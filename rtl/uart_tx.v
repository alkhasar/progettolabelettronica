==> flow/design.v <==
`timescale 1ns / 100ps
module uart_tx #(parameter integer NBYTES = 1) (
   input  wire clk,                              
   input  wire tx_start,                         
   input  wire tx_en,                            
   input  wire [(NBYTES*8)-1:0] tx_data,         
   output reg  tx_busy,                          
   output reg  TxD                               
   ) ;
   reg [NBYTES*(1+8+1):0] bit_count ;
   always @(posedge clk ) begin
      if( tx_start == 1'b1 ) begin
         bit_count[0]                <= 1'b1 ;               
         bit_count[NBYTES*(1+8+1):1] <=  'b0 ;
      end
      else if( tx_en == 1'b1 )
         bit_count[NBYTES*(1+8+1):0] <= { bit_count[NBYTES*(1+8+1)-1:0] , 1'b0 } ;    
   end    
   integer k ;
   always @(posedge clk) begin
      TxD     <= 1'b1 ;  
      tx_busy <= 1'b0 ;
      for( k = 0; k < NBYTES; k = k+1 ) begin    
            if( bit_count[1 + 10*k] == 1'b1 ) begin TxD <= 1'b0 ; tx_busy <= 1'b1 ; end                             
            else if( bit_count[ 2 + 10*k] == 1'b1 ) begin TxD <= tx_data[0 + 8*k] ; tx_busy <= 1'b1 ; end           
            else if( bit_count[ 3 + 10*k] == 1'b1 ) begin TxD <= tx_data[1 + 8*k] ; tx_busy <= 1'b1 ; end
            else if( bit_count[ 4 + 10*k] == 1'b1 ) begin TxD <= tx_data[2 + 8*k] ; tx_busy <= 1'b1 ; end
            else if( bit_count[ 5 + 10*k] == 1'b1 ) begin TxD <= tx_data[3 + 8*k] ; tx_busy <= 1'b1 ; end
            else if( bit_count[ 6 + 10*k] == 1'b1 ) begin TxD <= tx_data[4 + 8*k] ; tx_busy <= 1'b1 ; end
            else if( bit_count[ 7 + 10*k] == 1'b1 ) begin TxD <= tx_data[5 + 8*k] ; tx_busy <= 1'b1 ; end
            else if( bit_count[ 8 + 10*k] == 1'b1 ) begin TxD <= tx_data[6 + 8*k] ; tx_busy <= 1'b1 ; end
            else if( bit_count[ 9 + 10*k] == 1'b1 ) begin TxD <= tx_data[7 + 8*k] ; tx_busy <= 1'b1 ; end
            else if( bit_count[10 + 10*k] == 1'b1 ) begin TxD <= 1'b1 ; tx_busy <= 1'b1 ; end                       
      end    
   end    
endmodule
# == Tool chain data of uart_tx ==
# The steps from the RTL of uart_tx to its reports follow in flow order.
# Lines are those of the file above, counted from 1.
# Operators: Yosys type, input widths -> output width; for muxes data width and select width s.
# Cell names lack the library's common part.
# The mark - stands for no value.
# setup
top_module,uart_tx
clock_port,clk
library,sky130hd
lib_corner,tt_025C_1v80

# == After elaboration ==
# Counts by Yosys on the flattened word-level netlist (proc, flatten, opt, wreduce; memories kept). Register bits leave out memories and registers merged into their read ports (data or address); mux counts leave out enables and synchronous resets folded into registers. Print and check cells are left out. Cells with the same type and inputs are merged into one.
# bits
n_memories,0
inputBits,11
latch_bits,0
mem_bits_ro,0
reg_bits,13
ram_bits,0
clocked_rd_ports_x_width,0
# classes
addsub,0
shifts,0
muxes,9
reduce_logical,1
n_div,0
equal,0
compare,0
mul,0
bitwise,0
# ops
op,n
$reduce_or 9->1,1
$mux 1,9

# == Depth ==
# Longest topological path by Yosys (ltp), each cell counted once; first at word level (registers and memories cut), then after technology mapping (sequential cells cut; the memories' decode and read muxes count).
# depth
depth_word,8
abc_area,1
ltp_mapped,8

# == After synthesis ==
# Source: synth_stat.txt of the flow (Yosys; design flattened, memories mapped). It holds for the ABC_AREA given above (unset counts as 0); a run with the other value may have another netlist.
# The area totals of this step are shown rounded.
# by_type
cell,n,type_area_um2
dfxtp_1,13,260.25
a21oi_1,11,55.053
o21ai_0,11,55.053
nand2_1,9,33.782
inv_1,8,30.029
nor2_1,6,22.522
nor4_1,2,12.512
buf_6,1,11.261
clkinv_2,2,10.01
a21oi_2,1,8.758
o21bai_1,1,7.507
nand4_1,1,6.256
nor2_2,1,6.256
buf_2,1,5.005
nand3_1,1,5.005
# mapped
synth_area_um2,529
n_buf,2
seq_area_um2,260
cells,69
flip_flops,13

# == Path before layout ==
# Source: OpenSTA report_checks on the synthesized netlist (no wires, ideal clock, input and output delay 20% of the period each), path of least setup slack; recovery checks are left aside. Register names are those of the netlist, which keeps one name where synthesis merged equal registers.
# synth_path
path_type,register -> register
startpoint,register bit_count[5]
endpoint,register TxD
n_path_buf,0
launch_ps,0
t_required_ps,809
driving_pins,8
setup_time_ps,118
path_delay_ps,846
path_slack_ps,81
period_ps,927
arrival_ps,728
synth_period_reached_ps,846
# "path_delay_ps" is the arrival time less input delay plus setup time.
# "driving_pins": output pins that drive a net of the path, with the launching flip-flop's if there is one; two outputs of one cell count as two.
# "synth_period_reached_ps" is the clock period less the worst setup slack; recovery checks do not enter. This is arithmetic on one report: input and output delays are still those of the set period (20% each).
# Between the ends stands the longest chain of elaborated cells between them, by number of cells; it is not shown to be the way that was timed. Of several equally long chains one is given.
# A line is the first line of the expression or statement that the cell stems from. Yosys adds cells for indexed reads and writes and turns some case tables into memories.
# At most two assigning lines are given for a register; there are more.
# synth_via
path_cell_list,dfxtp_1 -> clkinv_2 -> nand3_1 -> nand2_1 -> nor2_2 -> nand2_1 -> nand2_1 -> a21oi_2
elab_chain_len,4
# synth_lines
element,line_no,source
start: declaration,10,reg [NBYTES*(1+8+1):0] bit_count ;
start: assignment,14,bit_count[NBYTES*(1+8+1):1] <=  'b0 ;
start: assignment,17,"bit_count[NBYTES*(1+8+1):0] <= { bit_count[NBYTES*(1+8+1)-1:0] , 1'b0 } ;"
$mux 1,28,else if( bit_count[ 5 + 10*k] == 1'b1 ) begin TxD <= tx_data[3 + 8*k] ; tx_busy <= 1'b1 ; end
$mux 1,27,else if( bit_count[ 4 + 10*k] == 1'b1 ) begin TxD <= tx_data[2 + 8*k] ; tx_busy <= 1'b1 ; end
$mux 1,26,else if( bit_count[ 3 + 10*k] == 1'b1 ) begin TxD <= tx_data[1 + 8*k] ; tx_busy <= 1'b1 ; end
$mux 1,25,else if( bit_count[ 2 + 10*k] == 1'b1 ) begin TxD <= tx_data[0 + 8*k] ; tx_busy <= 1'b1 ; end
end: assignment,24,if( bit_count[1 + 10*k] == 1'b1 ) begin TxD <= 1'b0 ; tx_busy <= 1'b1 ; end
end: assignment,25,
end: declaration,8,output reg  TxD

# == Worst path after layout ==
# From the final timing report of run A: the path of least setup slack in the routed layout; clock arrival at registers is part of the times.
# The path's times are printed in steps of 10 ps; the period is the one set.
# layout_path
path_type,register -> output
startpoint,register tx_busy
endpoint,output tx_busy
period_ps,1120
n_path_buf,1
launch_ps,290
t_required_ps,900
output_delay_ps,220
path_slack_ps,70
arrival_ps,830
driving_pins,2
# At most two assigning lines are given for a register; there are more.
# layout_via
path_cell_list,dfxtp_1 -> clkdlybuf4s15_1
elab_chain_len,0
# layout_lines
element,line_no,source
start: declaration,7,"output reg  tx_busy,"
start: assignment,22,tx_busy <= 1'b0 ;
start: assignment,24,if( bit_count[1 + 10*k] == 1'b1 ) begin TxD <= 1'b0 ; tx_busy <= 1'b1 ; end
end: declaration,7,

# Settings and measured results of 2 stored flow runs for module uart_tx (sky130hd), not sorted in any way. The constraints put input and output delay at 20% of the set period each and load the outputs with 0.01 pF.
# By "achieved_period_ps" is meant the clock period of the run minus its worst setup slack. This is arithmetic on one report: input and output delays are still those of the set period (20% each).
# "worst_path_time_ps" means the part of the period allowed to the worst setup path (the constraints hold back 20% at inputs and 20% at outputs) less its slack; where the path has registers, the arrival times of their clocks count too.
# "total_power_mw" is the tool's figure for a default switching activity; nothing was simulated.
# "worst_path_time_ps" is given in steps of 10 ps.
# Values from the reports are rounded here.
# Among the settings, n/a means not set for that run.
# Among the results, n/a means that no value is shown for the run.
stored run,period_ns,CORE_UTILIZATION,PLACE_DENSITY_LB_ADDON,CELL_PAD_IN_SITES_DETAIL_PLACEMENT,TNS_END_PERCENT,ABC_AREA,GPL_TIMING_DRIVEN,MIN_ROUTING_LAYER,MAX_ROUTING_LAYER,CAP_MARGIN,CORE_MARGIN,SLEW_MARGIN,CORE_ASPECT_RATIO,GPL_ROUTABILITY_DRIVEN,layout_utilization_pct,final_setup_tns_ps,worst_path_time_ps,worst_path_kind,achieved_period_ps,cell_area_final_um2,synthesis_area_um2,hold_worst_slack_ps,setup_ws_ps,design.die.area_um2,total_power_mw
run A,1.12,30,0.1,2,60,1,0,met2,met4,20,2,20,n/a,n/a,41.4,0,830,register -> output,1049,699,529,415,71,2120,0.999
run B,0.783,49,0.09,n/a,65,1,n/a,n/a,met4,35,2,25,0.54,1,n/a,n/a,n/a,n/a,n/a,n/a,n/a,n/a,n/a,n/a,n/a
# Run B: not finished: floorplanning ended with error PDN-0185
